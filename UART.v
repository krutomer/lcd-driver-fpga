==> flow/design.v <==
`timescale 1ns / 100ps
module UART_receiver
#(parameter FREQ = 24_000_000,
            BAUD_RATE = 9600)
(
    input wire clk,
    input wire DATA_serial,
    output reg done_tick = 0,
    output wire [7:0] DATA_byte
    );
reg [11:0] clk_counter_reg = 0;
reg [11:0] clk_counter_next;
reg data_bit, data_bit2;
reg [2:0] bit_index_reg = 0;
reg [2:0] bit_index_next;
reg [7:0] byte_bit = 0;
reg [2:0] STATE_reg = 0;
reg [2:0] STATE_next;
always @(posedge clk)
  begin
    data_bit2 <= DATA_serial;
    data_bit <= data_bit2;
    STATE_reg <= STATE_next;
    clk_counter_reg <= clk_counter_next;
    bit_index_reg <= bit_index_next;
    if (bit_index_next != bit_index_reg) byte_bit <= {data_bit, byte_bit[7:1]};
  end
localparam [2:0] IDLE = 3'b000,
                 START_BIT = 3'b001,
                 DATA_TRANSFER = 3'b010,
                 STOP_BIT = 3'b011,
                 DONE = 3'b100;
always @*
  begin
    done_tick = 0;
    clk_counter_next = clk_counter_reg;
    bit_index_next = bit_index_reg;
    STATE_next = STATE_reg;
      case (STATE_reg) IDLE: begin
                               if (data_bit == 0) 
                                 STATE_next = START_BIT;
                               else
                                 STATE_next = IDLE;
                             end
           START_BIT: begin
                        if (clk_counter_next == ((FREQ/2/BAUD_RATE)-1)) 
                          if (data_bit == 0) begin 
                            clk_counter_next = 0;  
                            STATE_next = DATA_TRANSFER; end
                          else 
                            STATE_next = IDLE; 
                        else begin
                          clk_counter_next = clk_counter_reg + 1;
                          STATE_next = START_BIT;
                        end
                      end
       DATA_TRANSFER: begin
                        if (clk_counter_next < ((FREQ/BAUD_RATE)-1)) begin
                          clk_counter_next = clk_counter_reg + 1;  
                          STATE_next = DATA_TRANSFER; end
                        else begin
                          clk_counter_next = 0;
                            if (bit_index_next < 7) begin
                              bit_index_next = bit_index_reg + 1;
                              STATE_next = DATA_TRANSFER; end
                            else begin
                              bit_index_next = 0;
                              STATE_next = STOP_BIT; end
                        end
                     end
           STOP_BIT: begin
                       if (clk_counter_next < ((FREQ/BAUD_RATE)-1)) begin
                         clk_counter_next = clk_counter_reg + 1;
                         STATE_next = STOP_BIT; end
                       else begin
                         clk_counter_next = 0;
                         STATE_next = DONE; end
                     end
           DONE: begin
                     done_tick = 1;
                     STATE_next = IDLE;
                     end
             default: STATE_next = IDLE;
  endcase
end
assign DATA_byte = byte_bit;   
endmodule
# == From RTL to reports: UART_receiver ==
# Tool output for the design above, in the order of the flow.
# Lines are those of the file above, counted from 1.
# The mark n/a stands for no value.
# design
top_module,UART_receiver
clk_port,clk
lib,sky130hd
lib_corner,tt_025C_1v80

# == Word level ==
# Source: Yosys, flattened and elaborated, memories not mapped. Widths are those after wreduce. Registers that Yosys merges into a memory's read port (data or address) are not register bits. Print and check cells do not count. Equal cells are merged and count once.
# op_classes
n_addsub,2
multipliers,0
div,0
compare,2
n_eq,7
shifts,0
n_mux,15
logic,0
n_reduce_logical,4
# op_table
op,count
12-bit two-way mux,3
12-bit parallel mux with 2-bit select,1
12-bit by 1-bit adder with 12-bit output with constant B,1
12-bit by 11-bit == test with 1-bit output with constant B,1
12-bit < comparator with constant B,1
3-bit parallel mux with 4-bit select,1
3-bit two-way mux,4
3-bit by 2-bit == test with 1-bit output with constant B,2
2-bit two-way mux,2
1-bit two-way mux,4
3-bit by 1-bit adder with 3-bit output with constant B,1
3-bit by 1-bit == test with 1-bit output with constant B,1
3-bit < comparator with constant B,1
3-bit != test,1
3-bit == test with constant B,1
3-bit != test with constant B,1
3-bit logical NOT,1
3-bit nonzero test,1
2-bit AND reduction,1
2-bit OR reduction,1
# bits
ff_bits,28
latch_bits,0
ram_bits,0
rom_bits,0
clocked_rd_ports_x_width,0
n_memories,0
input_bits,2
out_inout_bits,9
elab_cells,36

# == Longest topological paths ==
# Longest topological path by Yosys (ltp), each cell counted once; first at word level (registers and memories cut), then after technology mapping (sequential cells cut; the memories' decode and read muxes count).
# logic_depth
ltp_word,5
abc_area,0
mapped_depth,7
depth_no_buf,6

# == Synthesis result ==
# Yosys stat after the flow's synthesis: flattened, memories mapped to cells. It holds for the ABC_AREA given above (unset counts as 0); a run with the other value may have another netlist.
# by_type
type,count,type_area_um2
sky130_fd_sc_hd__edfxtp_1,20,600.576
sky130_fd_sc_hd__dfxtp_1,8,160.154
sky130_fd_sc_hd__xnor2_1,7,61.309
sky130_fd_sc_hd__nor2_1,15,56.304
sky130_fd_sc_hd__ha_1,3,37.536
sky130_fd_sc_hd__nand3_1,7,35.034
sky130_fd_sc_hd__nor3_1,7,35.034
sky130_fd_sc_hd__a2111oi_4,1,27.526
sky130_fd_sc_hd__inv_1,7,26.275
sky130_fd_sc_hd__xor2_1,3,26.275
sky130_fd_sc_hd__nand2b_1,3,18.768
sky130_fd_sc_hd__nand4_1,3,18.768
sky130_fd_sc_hd__a311oi_2,1,15.014
sky130_fd_sc_hd__nand2_1,4,15.014
sky130_fd_sc_hd__nor4_2,1,12.512
sky130_fd_sc_hd__o22ai_2,1,12.512
sky130_fd_sc_hd__buf_6,1,11.261
sky130_fd_sc_hd__a21oi_1,2,10.01
# Not listed: further types 18, cells in them 19.
# synth_totals
cells,113
synth_area_um2,1321.3
seqArea_um2,760.7
ff_cells,28
buf_cells,2

# == Worst setup path after synthesis ==
# OpenSTA on the mapped netlist: ideal clock, no wires. The path of least setup slack (recovery checks aside). Input and output delay are each 20% of the period. Register names are those of the netlist, which keeps one name where synthesis merged equal registers.
# synth_timing
kind,flip-flop to flip-flop
startpoint,reg clk_counter_reg[0]
endpoint,reg clk_counter_reg[0]
clock_period_ns,3.97
setup_ns,0.396
t_first_pin_ns,0.000
t_arrival_ns,1.851
required_ns,3.574
setup_slack_ns,1.723
delay_ns,2.247
driving_pins,6
n_path_buf,0
synth_period_reached_ns,2.247
# "delay_ns" = arrival - input delay + setup time.
# "driving_pins": output pins that drive a net of the path, with the launching flip-flop's if there is one; two outputs of one cell count as two.
# "synth_period_reached_ns" = period - worst setup slack (recovery checks aside). The figure is calculated, with input and output delays left at 20% of the set period.
# The rows between start and end are the longest chain of elaborated cells between them; the timing report does not say that the signal goes this way. Where chains are equally long, one stands for them.
# Each line given opens the expression or statement behind the cell; cells for indexed reads and writes are added by Yosys, which also makes memories of some case tables.
# Only ways into the end's enable, where the timed path ends, are counted here.
# synth_between
cell_sequence,sky130_fd_sc_hd__edfxtp_1 sky130_fd_sc_hd__ha_1 sky130_fd_sc_hd__nor4b_1 sky130_fd_sc_hd__nand3_1 sky130_fd_sc_hd__nor3b_1 sky130_fd_sc_hd__nor3_1
elab_chain_cells,3
cells_between,3
lines_between,1
cone_classes,eq/ne: 2; reduce/logical: 1
# synth_lines
item,line_no,source
from (decl),11,reg [11:0] clk_counter_reg = 0;
from (assign),24,clk_counter_reg <= clk_counter_next;
12-bit by 11-bit == test with 1-bit output,46,if (clk_counter_next == ((FREQ/2/BAUD_RATE)-1))
3-bit != test,n/a,
2-bit AND reduction,n/a,
to (assign),24,
to (decl),11,

# == Worst path after layout ==
# From the final timing report of run 1: the path of least setup slack in the routed layout; clock arrival at registers is part of the times.
# layout_timing
kind,flip-flop to flip-flop
startpoint,reg clk_counter_reg[9]
endpoint,reg STATE_reg[0]
clock_period_ns,1.83
setup_ns,0.09
t_first_pin_ns,0.33
t_arrival_ns,2.02
required_ns,2.06
setup_slack_ns,0.05
driving_pins,7
n_path_buf,2
# The rows between start and end are the longest chain of elaborated cells between them; the timing report does not say that the signal goes this way. Where chains are equally long, one stands for them.
# layout_between
cell_sequence,sky130_fd_sc_hd__edfxtp_1 sky130_fd_sc_hd__buf_4 sky130_fd_sc_hd__a311oi_2 sky130_fd_sc_hd__a21o_2 sky130_fd_sc_hd__buf_4 sky130_fd_sc_hd__mux2i_1 sky130_fd_sc_hd__o22ai_1
elab_chain_cells,3
cells_between,6
cone_classes,compare: 1; eq/ne: 1; mux: 4
# layout_lines
item,line_no,source
from (decl),11,reg [11:0] clk_counter_reg = 0;
from (assign),24,clk_counter_reg <= clk_counter_next;
12-bit < comparator,72,if (clk_counter_next < ((FREQ/BAUD_RATE)-1)) begin
3-bit two-way mux,72,
3-bit parallel mux with 4-bit select,39,case (STATE_reg) IDLE: begin
to (assign),23,STATE_reg <= STATE_next;
to (decl),17,reg [2:0] STATE_reg = 0;

# Flow runs of UART_receiver

Flow measurements of UART_receiver on sky130hd: 2 stored runs with different settings, listed in no order. Input and output delays are each 20% of the period that was set; the output load is 0.01 pF.
By "period_less_ws_ns" is meant the clock period of the run minus its worst setup slack. This is arithmetic on one report: input and output delays are still those of the set period (20% each).
"worst_path_ns": the worst setup path's part of the clock period (all of it between registers, 20% less for each end at a port) less its slack. A launch clock that arrives late makes it longer, a capture clock that arrives late makes it shorter.
"power_uw" rests on the timing tool's default activity at the inputs, not on a simulated workload.

Run 1, flow files:
==> flow/run.sh <==
#!/bin/bash
# the make line also repeats the synthesis and layout settings of config.mk as NAME=value (left out here)
make -C /OpenROAD-flow-scripts/flow DESIGN_CONFIG=/design/flow/config.mk WORK_HOME=/design/flow/orfs CLKGATE_MAP_FILE= finish
==> flow/config.mk <==
export PLATFORM = sky130hd
export DESIGN_NAME = UART_receiver
export DESIGN_NICKNAME = UART_receiver
export VERILOG_FILES = /design/flow/design.v
export SDC_FILE = /design/flow/constraint.sdc
export NUM_CORES = 4
export LEC_CHECK = 0
export CAP_MARGIN = 20
export CORE_MARGIN = 2
export CORE_UTILIZATION = 40
export SLEW_MARGIN = 20
==> flow/constraint.sdc <==
create_clock -name core_clock -period 1.83 [get_ports {clk}]
set_input_delay 0.3660 -clock core_clock [delete_from_list [all_inputs] [get_ports {clk}]]
set_output_delay 0.3660 -clock core_clock [all_outputs]
set_load 0.01 [all_outputs]

==> results of run 1, as CSV <==
result,value
total_die_area_um2,3779.2
worst_path_ns,1.78
timing.worst_path_kind,"flip-flop to flip-flop"
finish.stdcell_area_um2,1808.0
yosys_chip_area_um2,1321.3
period_less_ws_ns,1.784
power_uw,2665
setup_worst_slack_ns,0.046
setupTns_ns,0.000
hold_worst_slack_ns,0.346

Run 2, flow files:
==> flow/run.sh <==
#!/bin/bash
# the make line also repeats the synthesis and layout settings of config.mk as NAME=value (left out here)
make -C /OpenROAD-flow-scripts/flow DESIGN_CONFIG=/design/flow/config.mk WORK_HOME=/design/flow/orfs CLKGATE_MAP_FILE= finish
==> flow/config.mk <==
export PLATFORM = sky130hd
export DESIGN_NAME = UART_receiver
export DESIGN_NICKNAME = UART_receiver
export VERILOG_FILES = /design/flow/design.v
export SDC_FILE = /design/flow/constraint.sdc
export NUM_CORES = 4
export LEC_CHECK = 0
export CAP_MARGIN = 20
export CELL_PAD_IN_SITES_DETAIL_PLACEMENT = 2
export CELL_PAD_IN_SITES_GLOBAL_PLACEMENT = 3
export CORE_ASPECT_RATIO = 0.66
export CORE_MARGIN = 10
export CORE_UTILIZATION = 15
export CTS_CLUSTER_SIZE = 15
export GPL_ROUTABILITY_DRIVEN = 0
export MAX_ROUTING_LAYER = met4
export PLACE_DENSITY = 0.38
export SLEW_MARGIN = 5
export TNS_END_PERCENT = 80
==> flow/constraint.sdc <==
create_clock -name core_clock -period 2.97 [get_ports {clk}]
set_input_delay 0.5940 -clock core_clock [delete_from_list [all_inputs] [get_ports {clk}]]
set_output_delay 0.5940 -clock core_clock [all_outputs]
set_load 0.01 [all_outputs]

==> results of run 2, as CSV <==
result,value
total_die_area_um2,13043.6
worst_path_ns,2.21
timing.worst_path_kind,"flip-flop to flip-flop"
finish.stdcell_area_um2,1662.8
yosys_chip_area_um2,1321.3
period_less_ws_ns,2.210
power_uw,1581
setup_worst_slack_ns,0.760
setupTns_ns,0.000
hold_worst_slack_ns,0.329
