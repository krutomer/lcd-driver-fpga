==> flow/design.v <==
`timescale 1ns / 100ps
module LCD_control(
       input wire clk, reset, start,
       input wire [7:0] DATA_in,
       input wire [1:0] operation,
       output reg [2:0] STATE = 0,
       output reg [1:0] SUBSTATE = 0,
       output reg [19:0] count_timer = 0,
       output reg [3:0] DATA_out,
       output reg LCD_RS, LCD_RW, LCD_E, ready  
    );
localparam [19:0] t_40ns = 1;  
localparam [19:0] t_250ns = 6;  
localparam [19:0] t_42us = 1008;  
localparam [19:0] t_100us = 2400;  
localparam [19:0] t_1640us = 39360;  
localparam [19:0] t_4100us = 98400;  
localparam [19:0] t_15000us = 36000;  
localparam [7:0] INITIAL = 8'b0011_0000,  
                 SETUP = 8'b0010_1000,  
                 RETURN_HOME = 8'b0000_0010,  
                  DISPLAY_ON = 8'b0000_1100,  
                 ALL_ON = 8'b0000_1111,  
                 ALL_OFF = 8'b0000_1000,  
                 CLEAR = 8'b0000_0001,  
                 ENTRY_N = 8'b0000_0110,  
                 CURSOR_SHIFT_L = 8'b0001_0000,  
                 CURSOR_SHIFT_R = 8'b0001_0100,  
                 DISPLAY_SHIFT_L = 8'b0001_1000,  
                 DISPLAY_SHIFT_R = 8'b0001_1100;  
reg flag_250ns = 0, flag_42us = 0, flag_100us = 0, flag_1640us = 0, flag_4100us = 0, flag_15000us = 0;
reg flag_reset = 1;  
always @(posedge clk)
  if (flag_reset)
    begin
      count_timer <= 0;
      flag_250ns <= 0;
      flag_42us <= 0;
      flag_100us <= 0;
      flag_1640us <= 0;
      flag_4100us <= 0;
      flag_15000us <= 0;
    end
  else
    begin
      if (count_timer >= t_250ns) flag_250ns <= 1;
      else flag_250ns <= 0;
      if (count_timer >= t_42us) flag_42us <= 1;
      else flag_42us <= 0;
      if (count_timer >= t_100us) flag_100us <= 1;
      else flag_100us <= 0;
      if (count_timer >= t_1640us) flag_1640us <= 1;
      else flag_1640us <= 0;    
      if (count_timer >= t_4100us) flag_4100us <= 1;
      else flag_4100us <= 0;     
      if (count_timer >= t_15000us) flag_15000us <= 1;
      else flag_15000us <= 0;     
      count_timer <= count_timer + 1;
    end
always @(posedge clk)
  begin
    LCD_RW <= 0;
    LCD_E <= LCD_E;
    DATA_out <= DATA_out;
    SUBSTATE <= SUBSTATE;
    flag_reset <= flag_reset;
    flag_250ns <= flag_250ns;
      case (STATE) 
           0: begin
             LCD_RS <= 1'b0;
             DATA_out <= 0;
             ready <= 0;
             STATE <= STATE;
             SUBSTATE <= 0;
             if (SUBSTATE == 0) begin
             if (flag_15000us) begin
               SUBSTATE <= SUBSTATE + 1;
               flag_reset <= 1; end
             else begin
                SUBSTATE <= SUBSTATE;
                flag_reset <= 0; end
            end
                 if (SUBSTATE == 1) begin
                 LCD_E <= 1;
                 DATA_out <= INITIAL [7:4];  
                 STATE <= STATE;
                 flag_reset <= 0;
                   if (flag_250ns == 1) begin
                      LCD_E <=0;
                      SUBSTATE <= SUBSTATE;
                      flag_reset <= 0; end
                  else if (flag_4100us == 1) begin
                      LCD_E <= 0;
                      SUBSTATE <= SUBSTATE + 1;
                      flag_reset <= 1; end
                   else begin
                     LCD_E <= 0;
                     SUBSTATE <= SUBSTATE;
                     flag_reset <= 0; end
                 end
                   if (SUBSTATE == 2) begin
                     LCD_E <= 1;
                     DATA_out <= INITIAL [7:4];  
                     STATE <= STATE;
                     flag_reset <= 0;
                      if (flag_250ns == 1) begin
                          LCD_E <=0;
                          SUBSTATE <= SUBSTATE;
                          flag_reset <= 0; end
                       else if (flag_100us == 1) begin
                          LCD_E <= 0;
                          SUBSTATE <= SUBSTATE + 1;
                          flag_reset <= 1; end
                       else begin
                         LCD_E <= 0;
                         SUBSTATE <= SUBSTATE;
                         flag_reset <= 0; end 
                     end
                     if (SUBSTATE == 3) begin
                       LCD_E <= 1;
                       DATA_out <= INITIAL [7:4];  
                       STATE <= STATE;
                       flag_reset <= 0;
                        if (flag_250ns == 1) begin
                            LCD_E <= 0;
                            SUBSTATE <= SUBSTATE;
                            flag_reset <= 0; end 
                         if (flag_42us == 1) begin
                            LCD_E <= 0;
                            SUBSTATE <= 0;
                            STATE <= STATE + 1;
                            flag_reset <= 1; end
                         else begin
                           LCD_E <= 0;
                           STATE <= STATE;
                           SUBSTATE <= SUBSTATE;
                           flag_reset <= 0; end 
                       end
                     end
           1: begin
              LCD_RS = 0;
              DATA_out = DATA_out;
              ready = 0;
              STATE = STATE;
              if (SUBSTATE == 0) begin
                LCD_E <= 1;
                DATA_out <= SETUP [7:4];
                STATE <= STATE;
                if (flag_250ns == 1) begin
                  LCD_E <= 0;
                  flag_reset <= 1;
                  SUBSTATE <= SUBSTATE + 1; end
                else begin
                  LCD_E <= 1;
                  flag_reset <= 0;
                  SUBSTATE <= SUBSTATE; end
              end              
              if (SUBSTATE == 1) begin
                 LCD_E <= 1;
                 DATA_out <= SETUP [3:0];
                 STATE <= STATE;
                  if (flag_250ns == 1) begin
                    LCD_E <= 0;
                    flag_reset <= 1;
                    SUBSTATE <= SUBSTATE + 1; end
                  else begin
                    LCD_E <= 1;
                    flag_reset <= 0;
                    SUBSTATE <= SUBSTATE; end
              end
               if (SUBSTATE == 2) begin
                 LCD_E <= 0;
                 DATA_out <= DATA_out;
                   if (flag_100us == 1) begin
                     flag_reset <= 1;
                     SUBSTATE <= 0;
                     STATE <= STATE + 1;
                      end
                   else begin
                     SUBSTATE <= SUBSTATE;
                     STATE <= STATE;
                     flag_reset <= 0; end
              end
           end
           2: begin
                LCD_RS <= 0;
                DATA_out <= DATA_out;
                ready <= 0;
                STATE <= STATE;
                if (SUBSTATE == 0) begin
                  LCD_E <= 1;
                  DATA_out <= DISPLAY_ON [7:4];
                  if (flag_250ns == 1) begin
                    LCD_E <= 0;
                    flag_reset <= 1;
                    SUBSTATE <= SUBSTATE + 1; end
                  else begin
                    LCD_E <= 1;
                    flag_reset <= 0;
                    SUBSTATE <= SUBSTATE; end
                end
                if (SUBSTATE == 1) begin
                  LCD_E <= 1;
                  DATA_out <= DISPLAY_ON [3:0];
                  if (flag_250ns == 1) begin
                    LCD_E <= 0;
                    flag_reset <= 1;
                    SUBSTATE <= SUBSTATE + 1; end
                  else begin
                    LCD_E <= 1;
                    flag_reset <= 0;
                    SUBSTATE <= SUBSTATE; end
                end
                if (SUBSTATE == 2) begin
                  LCD_E <= 0;
                  DATA_out <= DATA_out;
                  if (flag_100us) begin
                    flag_reset <= 1;
                    SUBSTATE <= 0;
                    STATE <= STATE + 1; end
                  else begin
                    flag_reset <= 0;
                    SUBSTATE <= SUBSTATE;
                    STATE <= STATE; end
                end
             end
           3: begin
              LCD_RS <= 0;
              DATA_out <= DATA_out;
              ready <= 0;
              STATE <= STATE;
              if (SUBSTATE == 0) begin
                LCD_E <= 1;
                DATA_out <= ENTRY_N [7:4];
                  if(flag_250ns == 1) begin
                    LCD_E <= 0;
                    flag_reset <= 1;
                    SUBSTATE <= SUBSTATE + 1; end
                  else begin
                    LCD_E <= 1;
                    flag_reset <= 0;
                    SUBSTATE <= SUBSTATE; end
              end
              if (SUBSTATE == 1) begin
                LCD_E <= 1;
                DATA_out <= ENTRY_N [3:0];
                  if (flag_250ns == 1) begin
                    LCD_E <= 0;
                    flag_reset <= 1;
                    SUBSTATE <= SUBSTATE + 1; end
                  else begin
                    LCD_E <= 1;
                    flag_reset <= 0;
                    SUBSTATE <= SUBSTATE; end
              end
              if (SUBSTATE == 2) begin
                LCD_E <= 0;
                DATA_out <= DATA_out;
                STATE <= STATE;
                  if (flag_100us == 1) begin
                    flag_reset <= 1;
                    STATE <= STATE + 1;
                    SUBSTATE <= 0; end
                  else begin
                    flag_reset <= 0;
                    STATE <= STATE;
                    SUBSTATE <= SUBSTATE; end
              end
           end
            4: begin
               LCD_RS <= 0;
               ready <= 0;
               DATA_out <= DATA_out;
               STATE <= STATE;
               if (SUBSTATE == 0) begin
                 LCD_E <= 1;
                 DATA_out <= CLEAR [7:4];
                   if (flag_250ns == 1) begin
                     flag_reset <= 1;
                     SUBSTATE <= SUBSTATE + 1;end
                   else begin
                     flag_reset <= 0;
                     SUBSTATE <= SUBSTATE; end
               end
               if (SUBSTATE == 1) begin
                 LCD_E <= 1;
                 DATA_out <= CLEAR [3:0];
                   if (flag_250ns == 1) begin
                     flag_reset <= 1;
                     SUBSTATE <= SUBSTATE + 1; end
                   else begin
                     flag_reset <= 0;
                     SUBSTATE <= SUBSTATE; end
               end
               if (SUBSTATE == 2) begin
                 LCD_E <= 0;
                 DATA_out <= DATA_out;
                 STATE <= STATE;
                   if (flag_1640us == 1) begin
                     flag_reset <= 1;
                     SUBSTATE <= 0;
                     STATE <= 7; end
                   else begin
                     flag_reset <= 0;
                     SUBSTATE <= SUBSTATE;
                     STATE <= STATE; end
               end
           end
            5: begin
               LCD_RS <= 0;
               ready <= 0;
               STATE <= STATE;
               if (SUBSTATE == 0) begin
                 LCD_E <= 1;
                 DATA_out <= DATA_in [7:4];
                   if (flag_250ns == 1) begin
                     flag_reset <= 1;
                     SUBSTATE <= SUBSTATE + 1; end
                   else begin
                     flag_reset <= 0;
                     SUBSTATE <= SUBSTATE; end
               end
               if (SUBSTATE == 1) begin
                 LCD_E <= 1;
                 DATA_out <= DATA_in [3:0];
                   if (flag_250ns == 1) begin
                     flag_reset <= 1;
                     SUBSTATE <= SUBSTATE + 1; end
                   else begin
                     flag_reset <= 0;
                     SUBSTATE <= SUBSTATE; end
               end
               if (SUBSTATE == 2) begin
                 LCD_E <= 0;
                 DATA_out <= DATA_out;
                 STATE <= STATE;
                   if (flag_100us) begin
                     flag_reset <= 1;
                     SUBSTATE <= 0;
                     STATE <= 7; end
                   else begin
                     flag_reset <= 0;
                     SUBSTATE <= SUBSTATE;
                     STATE <= STATE; end
               end
            end
           6: begin
              LCD_RS <= 1;
              ready <= 0;
              STATE <= STATE;
                if (SUBSTATE == 0) begin
                  LCD_E <= 1;
                  DATA_out <= DATA_in [7:4];
                    if (flag_250ns) begin
                      flag_reset <= 1;
                      LCD_E <= 0;
                      SUBSTATE <= SUBSTATE + 1; end
                    else begin
                      flag_reset <= 0;
                      LCD_E <= 1;
                      SUBSTATE <= SUBSTATE; end
              end
              if (SUBSTATE == 1) begin
                LCD_E <= 1;
                DATA_out <= DATA_in [3:0];
                  if (flag_250ns) begin
                    flag_reset <= 1;
                    LCD_E <= 0;
                    SUBSTATE <= SUBSTATE + 1; end
                  else begin
                    flag_reset <= 0;
                    LCD_E <= 1;
                    SUBSTATE <= SUBSTATE; end
              end
              if (SUBSTATE == 2) begin
                LCD_E <= 0;
                DATA_out <= DATA_out;
                STATE <= STATE;
                  if (flag_4100us) begin
                    flag_reset <= 1;
                    SUBSTATE <= 0;
                    STATE <= 7; end
                  else begin
                    flag_reset <= 0;
                    SUBSTATE <= SUBSTATE;
                    STATE <= STATE; end
              end
           end
     default: begin  
              LCD_RS <= LCD_RS;
              DATA_out <= DATA_out;
              LCD_E <= 0;
              ready <= 1; 
                if (start == 1 && reset == 0) begin
                  case (operation) 00: STATE <= STATE;
                                   01: STATE <= 6;  
                                   10: STATE <= 5;  
                                   11: STATE <= 4;  
                                   default: STATE <= STATE;
                  endcase
                end
                else if (reset == 1)
                   STATE <= 0;
     end
  endcase            
end           
endmodule
Step by step through the tools: LCD_control
Tool output for the design above, in the order of the flow.
Line numbers count from 1 in the design file above.
Operators carry their Yosys type and port widths (W data, S select, Z words).
Cell names lack the library's common part.
The mark -- stands for no value.

set-up
  top = LCD_control
  clock port = clk
  library = sky130hd
  timing corner = tt_025C_1v80

Word level
Yosys after proc, flatten, opt, wreduce and memory -nomap, before mapping. Memory bits, and registers merged into a memory's read port (data or address), are not among the register bits. Print and check cells are not counted.

cells by class
  add/subtract/negate cells = 3
  multipliers = 0
  div/mod/pow operators = 0
  $lt $le $gt $ge = 5
  equality and inequality tests = 39
  shifts and indexed selects = 0
  multiplexer cells = 75
  bitwise operators = 1
  reduce/logical cells = 17

operator list
  kind                     number
  $mux W4                  13
  $ge A20 B16 Y1 const B   2
  $mux W3                  13
  $mux W2                  17
  $ne A2 B2 Y1 const B     13
  $mux W1                  26
  $pmux W4 S6              1
  $add A20 B1 Y20 const B  1
  $ge A20 B10 Y1 const B   1
  $ge A20 B12 Y1 const B   1
  $ge A20 B17 Y1 const B   1
  $pmux W3 S5              1
  $reduce_and A12 Y1       1
  $ne A3 B3 Y1 const B     4
  $reduce_or A6 Y1         2
  $reduce_and A11 Y1       1
  $ne A5 B5 Y1 const B     2
  $eq A3 B3 Y1 const B     3
  $ne A9 B1 Y1 const B     1
  $reduce_bool A9 Y1       1
  $ne A2 B1 Y1 const B     4
  $ne A4 B4 Y1 const B     2
  $reduce_and A8 Y1        1
  $pmux W2 S4              1
  $reduce_bool A7 Y1       1
  $reduce_or A7 Y1         1
  $eq A3 B2 Y1 const B     2
  $ne A6 B6 Y1 const B     1

Other operator kinds: 18; their cells: 22.

bit counts
  register bits after elaboration = 38
  bits in latches = 0
  memory bits (writable) = 0
  ROM bits = 0
  clocked read ports x word width = 0
  memory cells = 0
  bits of input ports = 13
  output and inout port bits = 33
  elaborated cells = 153

Longest topological paths
Yosys ltp: most cells in a row. Word level: on the elaborated netlist, between registers, memories and ports. Mapped: between sequential cells and ports; inverters and the memories' decode and read muxes count.

depth
  word-level depth = 7
  ABC_AREA = 0
  mapped depth = 7
  mapped depth without buffers = 7

Netlist
Source: synth_stat.txt of the flow (Yosys; design flattened, memories mapped). It holds for the ABC_AREA given above (unset counts as 0); a run with the other value may have another netlist.

mapped netlist
  cells in the netlist = 260
  chip area (Yosys) = 2282.2 um^2
  sequential area = 880.8 um^2
  mapped flip-flops = 38
  buffer cells = 11

cells by type
  cell      number  area in all (um^2)
  dfxtp_1   26      520.499
  edfxtp_1  12      360.346
  ha_1      14      175.168
  nor2_1    30      112.608
  a21oi_1   18      90.086
  xnor2_1   10      87.584
  nand2_1   18      67.565
  inv_1     15      56.304
  nor2b_1   9       56.304
  o21ai_0   11      55.053
  mux2i_1   4       40.038
  a31oi_1   5       31.28
  nand2b_1  5       31.28
  nand4_1   5       31.28
  nor4_1    5       31.28
  or3_1     5       31.28
  nand3_1   6       30.029
  nor3_1    6       30.029

Not listed: further types 34, cells in them 56.

Worst setup path after synthesis
Path of least setup slack by OpenSTA after synthesis, without wires, with an ideal clock, recovery checks aside; 20% of the period is set as input and as output delay. Where synthesis merged equal registers, the netlist keeps one of their names.

path after synthesis
  path kind = flip-flop to flip-flop
  from = reg SUBSTATE[0]
  to = reg STATE[0]
  clock period = 2.92 ns
  setup time = 0.383 ns
  launch time at the first pin = 0.000 ns
  arrival time = 2.089 ns
  required time = 2.537 ns
  setup slack = 0.448 ns
  delay of the path = 2.472 ns
  stages on the path = 8
  buffers on the path = 1
  period reached after synthesis = 2.472 ns

"delay of the path" = arrival - input delay + setup time.
"stages on the path" counts driving pins, that of a launching flip-flop among them; a cell with two outputs on the path counts twice.
"period reached after synthesis" = period - worst setup slack (recovery checks aside). The figure is calculated, with input and output delays left at 20% of the set period.
The rows between start and end are the longest chain of elaborated cells between them; the timing report does not say that the signal goes this way. Where chains are equally long, one stands for them.
Each line given opens the expression or statement behind the cell; cells for indexed reads and writes are added by Yosys, which also makes memories of some case tables.
At most two assigning lines are given for a register; there are more.
Only ways into the end's enable, where the timed path ends, are counted here.

between the ends, after synthesis
  cell sequence = edfxtp_1 inv_1 ha_1 clkbuf_1 nand2_1 a22oi_1 nor2_1 a2111oi_0
  length of the longest elaborated chain = 3
  elaborated cells between the ends (all ways) = 8
  classes of those cells = eq/ne (7); reduce/logical (1)

ends and longest elaborated chain, after synthesis
  what                RTL line  RTL
  start: declaration  7         output reg [1:0] SUBSTATE = 0,
  start: assignment   77        SUBSTATE <= SUBSTATE + 1;
  start: assignment   94        SUBSTATE <= SUBSTATE + 1;
  $eq A2 B2 Y1        375       if (SUBSTATE == 2) begin
  $ne A2 B1 Y1        --
  $reduce_and A12 Y1  --
  end: assignment     220       STATE <= STATE + 1; end
  end: assignment     262       STATE <= STATE + 1;
  end: declaration    6         output reg [2:0] STATE = 0,

Worst path after layout
Path of least setup slack in the final report of job 1 (OpenROAD, finished layout, wires in). Where an end is a register, its clock arrival counts in the times.

path after layout
  path kind = flip-flop to flip-flop
  from = reg SUBSTATE[0]
  to = reg SUBSTATE[0]
  clock period = 3.01 ns
  setup time = 0.37 ns
  launch time at the first pin = 0.29 ns
  arrival time = 2.54 ns
  required time = 2.93 ns
  setup slack = 0.40 ns
  stages on the path = 7
  buffers on the path = 0

The rows between start and end are the longest chain of elaborated cells between them; the timing report does not say that the signal goes this way. Where chains are equally long, one stands for them.
At most two assigning lines are given for a register; there are more.
Only ways into the end's enable, where the timed path ends, are counted here.

between the ends, after layout
  cell sequence = edfxtp_1 inv_1 ha_1 nand2_1 a22oi_1 nor2_1 a2111oi_0
  length of the longest elaborated chain = 3
  elaborated cells between the ends (all ways) = 14
  classes of those cells = eq/ne (12); reduce/logical (2)

ends and longest elaborated chain, after layout
  what                RTL line  RTL
  start: declaration  7         output reg [1:0] SUBSTATE = 0,
  start: assignment   77        SUBSTATE <= SUBSTATE + 1;
  start: assignment   94        SUBSTATE <= SUBSTATE + 1;
  $eq A2 B2 Y1        375       if (SUBSTATE == 2) begin
  $ne A2 B1 Y1        --
  $reduce_and A11 Y1  --
  end: assignment     357       SUBSTATE <= SUBSTATE + 1; end
  end: assignment     369       SUBSTATE <= SUBSTATE + 1; end
  end: declaration    7

Subject: flow runs of LCD_control

Hi,

2 stored runs of LCD_control in the flow (synthesis by Yosys, layout by OpenROAD, sky130hd cells), in arbitrary order. Constraints: input delay and output delay 20% of the set period each, output load 0.01 pF.
"period achieved": clock period set for the run, less the worst setup slack. It is reckoned from that one timing run; input and output delays stay at 20% of the period that was set.
"time used up by the worst setup path" means the part of the period allowed to the worst setup path (the constraints hold back 20% at inputs and 20% at outputs) less its slack; where the path has registers, the arrival times of their clocks count too.
By "total power after layout" is meant OpenSTA's value without simulated activity: inputs other than the clock are taken to toggle once in ten clock periods, and the tool carries that through the logic.
A setting shown as - is not set for that run.

setting or result                          job 1                   job 2
period_ns                                  3.01                    2.39
SETUP_SLACK_MARGIN                         -0.17                   -
CAP_MARGIN                                 20                      20
CORE_MARGIN                                2                       2
CORE_UTILIZATION                           40                      27
SLEW_MARGIN                                20                      40
PLACE_DENSITY_LB_ADDON                     -                       0.3
CELL_PAD_IN_SITES_GLOBAL_PLACEMENT         -                       2
GPL_TIMING_DRIVEN                          -                       1
GPL_ROUTABILITY_DRIVEN                     -                       1
CTS_CLUSTER_SIZE                           -                       25
MIN_ROUTING_LAYER                          -                       met2
utilization after routing (%)              52.2                    36.3
overall die area (um^2)                    6325.8                  9203.5
period achieved (ns)                       2.614                   2.270
standard-cell area after layout (um^2)     2872.8                  2981.6
worst hold slack in the final report (ns)  0.545                   0.529
worst setup slack after layout (ns)        0.396                   0.120
total negative slack on setup checks (ns)  0.000                   0.000
total power after layout (uW)              2682                    3551
time used up by the worst setup path (ns)  2.61                    2.27
worst path kind                            flip-flop to flip-flop  flip-flop to flip-flop
chip area in the Yosys report (um^2)       2282.2                  2282.2

Regards
